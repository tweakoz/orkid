==> flow/design.v <==
module rgb_to_ycbcr_444(
  input wire in_reset,
  input wire in_clock,
  input wire [7:0] in_r,
  input wire [7:0] in_g,
  input wire [7:0] in_b,
  output reg [7:0] out_y,
  output reg [7:0] out_cb,
  output reg [7:0] out_cr,
  );
  always @(posedge in_clock)begin
    if(in_reset) begin
      out_y <= 0;
      out_cb <= 0;
      out_cr <= 0;
    end
    else begin
      out_y <= 16+(((in_r<<6)+(in_r<<1)+(in_g<<7)+in_g+(in_b<<4)+(in_b<<3)+in_b)>>8);
      out_cb <= 128 + ((-((in_r<<5)+(in_r<<2)+(in_r<<1))-((in_g<<6)+(in_g<<3)+(in_g<<1))+(in_b<<7)-(in_b<<4))>>8);
      out_cr <= 128 + (((in_r<<7)-(in_r<<4)-((in_g<<6)+(in_g<<5)-(in_g<<1))-((in_b<<4)+(in_b<<1)))>>8);
    end
  end
endmodule
### From RTL to reports: rgb_to_ycbcr_444

The steps from the RTL of rgb_to_ycbcr_444 to its reports follow in flow order.
Line numbers count from 1 in the design file above.
Cell names lack the library's common part.
Not given: --

| inputs | value |
|---|---|
| top | rgb_to_ycbcr_444 |
| clock | in_clock |
| library | sky130hd |
| library corner | tt_025C_1v80 |

### Word level

Source: Yosys, flattened and elaborated, memories not mapped. Widths are those after wreduce; folded enables and synchronous resets count as part of the registers. Registers that Yosys merges into a memory's read port (data or address) are not register bits. Print and check cells do not count. Equal cells are merged and count once.

| cells by class | value |
|---|---|
| $add $sub $neg | 23 |

Operators by type and width:

| operator | count |
|---|---|
| 16-bit subtractor | 2 |
| 16-bit by 8-bit adder with 16-bit output | 2 |
| 14-bit by 9-bit adder with 15-bit output | 2 |
| 15-bit by 12-bit subtractor with 16-bit output | 1 |
| 15-bit by 15-bit adder with 16-bit output | 1 |
| 15-bit by 9-bit adder with 16-bit output | 1 |
| 15-bit by 9-bit subtractor with 16-bit output | 1 |
| 15-bit negator with 16-bit output | 1 |
| 16-bit by 11-bit adder with 16-bit output | 1 |
| 16-bit by 12-bit adder with 16-bit output | 1 |
| 16-bit by 12-bit subtractor with 16-bit output | 1 |
| 16-bit by 14-bit subtractor with 16-bit output | 1 |
| 16-bit by 15-bit adder with 16-bit output | 1 |
| 8-bit adder (first input constant) | 2 |
| 14-bit by 11-bit adder with 15-bit output | 1 |
| 14-bit by 13-bit adder with 15-bit output | 1 |
| 13-bit by 10-bit adder with 14-bit output | 1 |
| 12-bit by 9-bit adder with 13-bit output | 1 |
| 5-bit by 8-bit adder with 8-bit output (first input constant) | 1 |

| bit counts | value |
|---|---|
| register bits | 24 |
| input bits | 26 |
| output and inout port bits | 24 |
| elaborated cells | 26 |

### Longest topological paths

Yosys ltp: most cells in a row. Word level: on the elaborated netlist, between registers, memories and ports. Mapped: between sequential cells and ports; inverters and the memories' decode and read muxes count.

| depth | value |
|---|---|
| depth in word-level cells | 7 |
| ABC_AREA | 1 |
| depth in mapped cells | 22 |
| depth with buffers taken out | 22 |

### Mapped cells and area

Source: synth_stat.txt of the flow (Yosys; design flattened, memories mapped). It holds for the ABC_AREA given above (unset counts as 0); a run with the other value may have another netlist.

| synthesis totals | value |
|---|---|
| cell count | 716 |
| chip area (Yosys) | 5764.3 um^2 |
| sequential area | 480.5 um^2 |
| mapped flip-flops | 24 |

Cells by type:

| type | count |
|---|---|
| fa_1 | 93 |
| ha_1 | 102 |
| inv_1 | 206 |
| dfxtp_1 | 24 |
| nand2_1 | 103 |
| a21oi_1 | 45 |
| nor2_1 | 44 |
| nand3_1 | 27 |
| o21ai_0 | 17 |
| a21o_1 | 5 |
| xor2_1 | 4 |
| o21ai_1 | 6 |
| o21bai_1 | 4 |
| xnor2_1 | 3 |
| nand2_2 | 4 |
| nand4_1 | 4 |
| nand3_2 | 2 |
| nor3_1 | 4 |

Not listed: further types 11, cells in them 19.

### Worst setup path after synthesis

OpenSTA on the mapped netlist: ideal clock, no wires. The path of least setup slack (recovery checks aside). Input and output delay are each 20% of the period. Register names are those of the netlist, which keeps one name where synthesis merged equal registers.

| timing path post-synthesis | value |
|---|---|
| path kind | input -> register |
| from | in in_r[6] |
| to | reg out_cb[5] |
| clock period | 5.12 ns |
| launch time at the first pin | 1.024 ns |
| data arrival time | 4.416 ns |
| path slack | 0.591 ns |
| path delay | 3.505 ns |
| driving pins on the path | 14 |
| path buffers | 0 |
| synthesis period reached | 4.529 ns |

"path delay" = arrival - input delay + setup time.
"driving pins on the path" counts driving pins, that of a launching flip-flop among them; a cell with two outputs on the path counts twice.
"synthesis period reached" is the clock period less the worst setup slack; recovery checks do not enter. This is arithmetic on one report: input and output delays are still those of the set period (20% each).
The rows between start and end are the longest chain of elaborated cells between them; the timing report does not say that the signal goes this way. Where chains are equally long, one stands for them.
A line is the first line of the expression or statement that the cell stems from. Yosys adds cells for indexed reads and writes and turns some case tables into memories.

| between the ends, post-synthesis | value |
|---|---|
| cell sequence | inv_1 fa_1 inv_1 fa_1 fa_1 fa_1 inv_1 ha_1 a21o_1 a21oi_1 nand3_1 a21o_1 nor2_1 nor2_1 |
| length of the longest elaborated chain | 7 |
| elaborated cells on any way between the ends | 7 |
| RTL lines with such cells | 1 |
| those cells by class | 7 x add/sub |

RTL lines, path post-synthesis:

| what | RTL line | text |
|---|---|---|
| start: declaration | 4 | `input wire [7:0] in_r,` |
| 13-bit by 10-bit adder with 14-bit output | 19 | `out_cb <= 128 + ((-((in_r<<5)+(in_r<<2)+(in_r<<1))-((in_g<<6)+(in_g<<3)+(in_g<<1))+(in_b<<7)-(in_b<<4))>>8);` |
| 14-bit by 9-bit adder with 15-bit output | 19 |  |
| 15-bit negator with 16-bit output | 19 |  |
| 16-bit subtractor | 19 |  |
| 16-bit by 15-bit adder with 16-bit output | 19 |  |
| 16-bit by 12-bit subtractor with 16-bit output | 19 |  |
| 8-bit adder | 19 |  |
| end: assignment | 14 | `out_cb <= 0;` |
| end: assignment | 19 |  |
| end: declaration | 8 | `output reg [7:0] out_cb,` |

### Worst path after layout

From the final timing report of stored run 1: the path of least setup slack in the routed layout; clock arrival at registers is part of the times.

| timing path after layout | value |
|---|---|
| path kind | input -> register |
| from | in in_r[1] |
| to | reg out_y[6] |
| clock period | 3.63 ns |
| launch time at the first pin | 0.73 ns |
| data arrival time | 4.48 ns |
| path slack | -0.62 ns |
| driving pins on the path | 22 |
| path buffers | 1 |

The rows between start and end are the longest chain of elaborated cells between them; the timing report does not say that the signal goes this way. Where chains are equally long, one stands for them.

| between the ends, after layout | value |
|---|---|
| cell sequence | buf_12 clkinvlp_4 fa_1 inv_2 fa_1 inv_2 fa_1 inv_2 fa_2 ha_4 nand2_4 inv_2 nand2_1 nand2_1 nand2_2 nand4_1 nand2_2 inv_2 ha_4 inv_4 o21ai_2 a21oi_2 |
| length of the longest elaborated chain | 7 |
| elaborated cells on any way between the ends | 7 |
| RTL lines with such cells | 1 |
| those cells by class | 7 x add/sub |

RTL lines, path after layout:

| what | RTL line | text |
|---|---|---|
| start: declaration | 4 | `input wire [7:0] in_r,` |
| 14-bit by 9-bit adder with 15-bit output | 18 | `out_y <= 16+(((in_r<<6)+(in_r<<1)+(in_g<<7)+in_g+(in_b<<4)+(in_b<<3)+in_b)>>8);` |
| 15-bit by 15-bit adder with 16-bit output | 18 |  |
| 16-bit by 8-bit adder with 16-bit output | 18 |  |
| 16-bit by 12-bit adder with 16-bit output | 18 |  |
| 16-bit by 11-bit adder with 16-bit output | 18 |  |
| 16-bit by 8-bit adder with 16-bit output | 18 |  |
| 5-bit by 8-bit adder with 8-bit output | 18 |  |
| end: assignment | 13 | `out_y <= 0;` |
| end: assignment | 18 |  |
| end: declaration | 7 | `output reg [7:0] out_y,` |

==> results <==
Measured data: module rgb_to_ycbcr_444, platform sky130hd, 2 stored runs of the flow under differing settings, order arbitrary. Input and output delays are each 20% of the period that was set; the output load is 0.01 pF.
"period reached" = clock period - worst setup slack. The figure is calculated, with input and output delays left at 20% of the set period.
"critical path time" is the time allowed to the run's worst setup path (the clock period less input and output delay, where it has them) less its slack. Clock arrival times count: a late capture clock shortens it, a late launch clock lengthens it.
"overall power" is the tool's figure for a default switching activity; nothing was simulated.
A setting shown as - is not set for that run.
A result given as - is not shown for that run.

| run | period_ns | CORE_UTILIZATION | SETUP_SLACK_MARGIN | PLACE_DENSITY_LB_ADDON | HOLD_SLACK_MARGIN | CORE_ASPECT_RATIO | CELL_PAD_IN_SITES_DETAIL_PLACEMENT | ABC_AREA | GPL_TIMING_DRIVEN | GPL_ROUTABILITY_DRIVEN | CAP_MARGIN | MIN_ROUTING_LAYER | CORE_MARGIN | SLEW_MARGIN | PLACE_DENSITY | CELL_PAD_IN_SITES_GLOBAL_PLACEMENT | overall power (mW) | total negative slack (ns) | critical path time (ns) | type of the worst setup path | utilization | standard-cell area after routing (um^2) | worst setup slack after layout (ns) | full die area (um^2) | smallest hold slack (ns) | period reached (ns) | synthesis area (um^2) |
|---|---|---|---|---|---|---|---|---|---|---|---|---|---|---|---|---|---|---|---|---|---|---|---|---|---|---|---|
| stored run 1 | 3.63 | 22 | 0.17 | 0.11 | 0.11 | 1.86 | 1 | 1 | 0 | 0 | 20 | met2 | 2 | 20 | - | - | 7.253 | -9.741 | 3.53 | input -> register | 0.326 | 8391.8 | -0.625 | 27574.7 | 1.104 | 4.255 | 5764.3 |
| stored run 2 | 9.7 | 67 | - | - | - | - | 1 | - | - | - | 20 | - | 2 | 20 | 0.59 | 1 | - | - | - | - | - | - | - | - | - | - | - |

Stored run 2: no results, placement failed with GPL-0301
